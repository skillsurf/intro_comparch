==> flow/design.v <==
module state_machine(
    input logic clk, rst_n, start,
    input logic signed [15:0] x_in,
    output logic signed [31:0] y_out,
    output logic done
    );
    typedef enum logic [2:0] {S_IDLE,S_ADD5, S_MUL3,S_SUB7,S_DONE} state_t;
    state_t state, next_state;
    logic signed [31:0] temp;
    always_ff @(posedge clk or negedge rst_n) begin
        if (!rst_n)
            state <= S_IDLE;
        else
            state <= next_state;
    end
    always_ff @(posedge clk or negedge rst_n) begin
        if (!rst_n) begin
            temp  <= 0;
            y_out  <= 0;
        end else begin
            case (state)
                S_IDLE: temp <= start ? x_in : temp;
                S_ADD5: temp <= temp + 5;
                S_MUL3: temp <= temp * 3;
                S_SUB7: y_out <= temp - 7;
                default: ;
            endcase
        end
    end
    always_comb begin
        next_state = state;
        done = 1'b0;
        case (state)
            S_IDLE:  next_state = start ? S_ADD5 : S_IDLE;
            S_ADD5:  next_state = S_MUL3;
            S_MUL3:  next_state = S_SUB7;
            S_SUB7:  next_state = S_DONE;
            S_DONE: begin
                done = 1'b1;
                next_state = S_IDLE;
            end
            default: next_state = S_IDLE;
        endcase
    end
endmodule
From RTL to reports: state_machine
Tool output for the design above, in the order of the flow. Line numbers count from 1 in the design file above. Library cell names are shortened. The mark -- stands for no value.

Design top: state_machine. Clock: clk. Cell library: sky130hd. Library corner: tt_025C_1v80.

After elaboration
Counts by Yosys on the flattened word-level netlist (proc, flatten, opt, wreduce; memories kept). Register bits leave out memories and registers merged into their read ports (data or address). Print and check cells are left out. Cells with the same type and inputs are merged into one.

Under add/subtract/negate cells stands 2. The entry for multiply operators reads 1. Equality and inequality tests: 5. For mux-type cells the number is 5. For reductions and logical operators the number is 3.

Operator list (number): multiplier 32 x 3 -> 32 bit with constant B (1); parallel mux 32 bit (select 3 bit) (1); adder 32 x 4 -> 32 bit with constant B (1); subtractor 32 x 4 -> 32 bit with constant B (1); two-way mux 32 bit (1); parallel mux 3 bit (select 4 bit) (1); == test 3 x 2 -> 1 bit with constant B (2); == test 3 x 1 -> 1 bit with constant B (1); == test 3 bit with constant B (1); zero test 3 bit (1); nonzero test 3 bit (1); inequality test 2 bit with constant B (1); AND reduction 2 bit (1); two-way mux 1 bit (2).

The figure for register bits is 67. The figure for bits of input ports is 19. The entry for output and inout bits reads 33. The entry for cells after elaboration reads 19.

Depth
Longest topological path by Yosys (ltp), each cell counted once; first at word level (registers and memories cut), then after technology mapping (sequential cells cut; the memories' decode and read muxes count).

Depth in word-level cells: 3. The figure for ABC_AREA is 0. Under mapped depth stands 15. Gate-level depth less buffers: 15.

Mapped cells and area
Yosys stat after the flow's synthesis: flattened, memories mapped to cells. It holds for the ABC_AREA given above (unset counts as 0); a run with the other value may have another netlist. Totals and module areas in this step are rounded.

Under cells in the netlist stands 709. Chip area (Yosys): 6120 µm². Under sequential area stands 1730 µm². Under flip-flop cells stands 69. The figure for buffer cells is 28.

Cell types: dfrtp_1 (number 68, total area 1.7E+03 µm²); ha_1 (number 91, total area 1.14E+03 µm²); a21oi_1 (number 81, total area 405.389 µm²); xnor2_1 (number 46, total area 402.886 µm²); nor2_1 (number 67, total area 251.491 µm²); nand2_1 (number 47, total area 176.419 µm²); inv_1 (number 43, total area 161.405 µm²); o21ai_0 (number 30, total area 150.144 µm²); a21o_1 (number 17, total area 127.622 µm²); a221oi_1 (number 14, total area 122.618 µm²); clkbuf_1 (number 25, total area 93.84 µm²); and3_1 (number 12, total area 75.072 µm²); nor3_1 (number 15, total area 75.072 µm²); nand3_1 (number 14, total area 70.067 µm²); xor2_1 (number 8, total area 70.067 µm²); and2_1 (number 9, total area 56.304 µm²); o22ai_1 (number 8, total area 50.048 µm²); a2bb2oi_1 (number 5, total area 43.792 µm²).

Not listed: further types 50, cells in them 109.

Worst setup path after synthesis
Source: OpenSTA report_checks on the synthesized netlist (no wires, ideal clock, input and output delay 20% of the period each), path of least setup slack; recovery checks are left aside. Register names are those of the netlist, which keeps one name where synthesis merged equal registers.

Path type: register to register. Start: reg temp[2]. End: reg temp[28]. Clock period: 4370 ps. The figure for library setup time is 120 ps. Time at the first pin: 0 ps. The entry for arrival time reads 3199 ps. For data required time the number is 4250 ps. Path slack: 1051 ps. The figure for delay of the path is 3319 ps. The entry for driving pins on the path reads 16. For buffers on the path the number is 0. Under synthesis period reached stands 3319 ps.

"delay of the path" = arrival - input delay + setup time. "driving pins on the path": output pins that drive a net of the path, with the launching flip-flop's if there is one; two outputs of one cell count as two. "synthesis period reached" = period - worst setup slack (recovery checks aside). The figure is calculated, with input and output delays left at 20% of the set period. The rows between start and end are the longest chain of elaborated cells between them; the timing report does not say that the signal goes this way. Where chains are equally long, one stands for them. A line is the first line of the expression or statement that the cell stems from. Yosys adds cells for indexed reads and writes and turns some case tables into memories. A register here has more assigning lines than the two given.

Cells stage by stage: dfrtp_1 inv_1 ha_1 inv_1 ha_1 inv_1 fa_1 nand2b_1 a211oi_2 o211ai_2 a21oi_1 o211a_1 o221ai_2 a2111oi_2 o21ai_0 a41o_1. Cells in the longest elaborated chain: 2. For elaborated cells between the ends (all ways) the number is 3. RTL lines with such cells: 3. Those cells by class: add/sub (1); mul (1); mux (1).

RTL lines, path post-synthesis: start, declared (line 9) `logic signed [31:0] temp;`; start, assigned (line 22) `S_IDLE: temp <= start ? x_in : temp;`; start, assigned (line 23) `S_ADD5: temp <= temp + 5;`; multiplier 32 x 3 -> 32 bit (line 24) `S_MUL3: temp <= temp * 3;`; parallel mux 32 bit (select 3 bit) (line 21) `case (state)`; end, assigned (line 22); end, assigned (line 23); end, declared (line 9).

Timing after layout
Path of least setup slack in the final report of flow run A (OpenROAD, finished layout, wires in). Where an end is a register, its clock arrival counts in the times. The path's times are printed in steps of 10 ps; the period is the one set.

Path type: register to register. Start: reg temp[2]. End: reg temp[28]. Clock period: 2950 ps. The figure for library setup time is 110 ps. Time at the first pin: 330 ps. The entry for arrival time reads 3570 ps. For data required time the number is 3170 ps. Path slack: -400 ps. The entry for driving pins on the path reads 16. For buffers on the path the number is 0.

The rows between start and end are the longest chain of elaborated cells between them; the timing report does not say that the signal goes this way. Where chains are equally long, one stands for them. A register here has more assigning lines than the two given.

Cells stage by stage: dfrtp_2 inv_4 ha_4 inv_2 ha_4 inv_2 fa_2 nand2b_4 a211oi_4 o211ai_2 a21oi_4 o211a_1 o221ai_2 a2111oi_4 o21ai_1 a41o_1. Cells in the longest elaborated chain: 2. For elaborated cells between the ends (all ways) the number is 3. RTL lines with such cells: 3. Those cells by class: add/sub (1); mul (1); mux (1).

RTL lines, path after layout: start, declared (line 9) `logic signed [31:0] temp;`; start, assigned (line 22) `S_IDLE: temp <= start ? x_in : temp;`; start, assigned (line 23) `S_ADD5: temp <= temp + 5;`; multiplier 32 x 3 -> 32 bit (line 24) `S_MUL3: temp <= temp * 3;`; parallel mux 32 bit (select 3 bit) (line 21) `case (state)`; end, assigned (line 22); end, assigned (line 23); end, declared (line 9).

state_machine through Yosys and OpenROAD on sky130hd: 2 stored runs, unordered, with their settings and measured results. The constraints put input and output delay at 20% of the set period each and load the outputs with 0.01 pF. "clock period achieved": clock period set for the run, less the worst setup slack. It is reckoned from that one timing run; input and output delays stay at 20% of the period that was set. By "critical setup path time" is meant the share of the clock period that the worst setup path is allowed (20% is reserved at inputs, 20% at outputs), minus its slack. Clock arrival times at its registers enter into it. "power consumption": no workload was simulated; the value follows from the tool's default switching activity. "critical setup path time" is given in steps of 10 ps. The measured numbers are rounded.

Files of flow run A:
==> flow/run.sh <==
#!/bin/bash
# the make line also repeats the synthesis and layout settings of config.mk as NAME=value (left out here)
make -C /OpenROAD-flow-scripts/flow DESIGN_CONFIG=/design/flow/config.mk WORK_HOME=/design/flow/orfs CLKGATE_MAP_FILE= finish
==> flow/config.mk <==
export PLATFORM = sky130hd
export DESIGN_NAME = state_machine
export DESIGN_NICKNAME = state_machine
export VERILOG_FILES = /design/flow/design.v
export SDC_FILE = /design/flow/constraint.sdc
export NUM_CORES = 4
export LEC_CHECK = 0
export CAP_MARGIN = 20
export CELL_PAD_IN_SITES_GLOBAL_PLACEMENT = 1
export CORE_MARGIN = 2
export CORE_UTILIZATION = 29
export CTS_CLUSTER_SIZE = 37
export GPL_ROUTABILITY_DRIVEN = 0
export GPL_TIMING_DRIVEN = 0
export MAX_ROUTING_LAYER = met5
export SETUP_SLACK_MARGIN = -0.15
export SLEW_MARGIN = 0
==> flow/constraint.sdc <==
create_clock -name core_clock -period 2.95 [get_ports {clk}]
set_input_delay 0.5900 -clock core_clock [delete_from_list [all_inputs] [get_ports {clk}]]
set_output_delay 0.5900 -clock core_clock [all_outputs]
set_load 0.01 [all_outputs]

Results of flow run A. The measured power consumption is 0.00201 W. The critical setup path time is 3350 ps. Type of the worst setup path: register to register. The utilization comes to 0.382. For the overall die area the run shows 22300 µm². The measured standard-cell area after routing is 7990 µm². The clock period achieved stands at 3350 ps. For the setup slack of the worst path the run shows -400 ps. The measured summed negative setup slack is -2180 ps. The post-synthesis cell area is 6120 µm².

Files of flow run B:
==> flow/run.sh <==
#!/bin/bash
# the make line also repeats the synthesis and layout settings of config.mk as NAME=value (left out here)
make -C /OpenROAD-flow-scripts/flow DESIGN_CONFIG=/design/flow/config.mk WORK_HOME=/design/flow/orfs CLKGATE_MAP_FILE= finish
==> flow/config.mk <==
export PLATFORM = sky130hd
export DESIGN_NAME = state_machine
export DESIGN_NICKNAME = state_machine
export VERILOG_FILES = /design/flow/design.v
export SDC_FILE = /design/flow/constraint.sdc
export NUM_CORES = 4
export LEC_CHECK = 0
export CAP_MARGIN = 20
export CELL_PAD_IN_SITES_GLOBAL_PLACEMENT = 0
export CORE_MARGIN = 3
export CORE_UTILIZATION = 21
export PLACE_DENSITY = 0.94
export SETUP_SLACK_MARGIN = -0.02
export SLEW_MARGIN = 20
==> flow/constraint.sdc <==
create_clock -name core_clock -period 2.92 [get_ports {clk}]
set_input_delay 0.5840 -clock core_clock [delete_from_list [all_inputs] [get_ports {clk}]]
set_output_delay 0.5840 -clock core_clock [all_outputs]
set_load 0.01 [all_outputs]

Results of flow run B. The measured power consumption is 0.00213 W. The critical setup path time is 3260 ps. Type of the worst setup path: register to register. The utilization comes to 0.316. For the overall die area the run shows 31200 µm². The measured standard-cell area after routing is 8940 µm². The clock period achieved stands at 3264 ps. For the setup slack of the worst path the run shows -344 ps. The measured summed negative setup slack is -2620 ps. The post-synthesis cell area is 6120 µm².
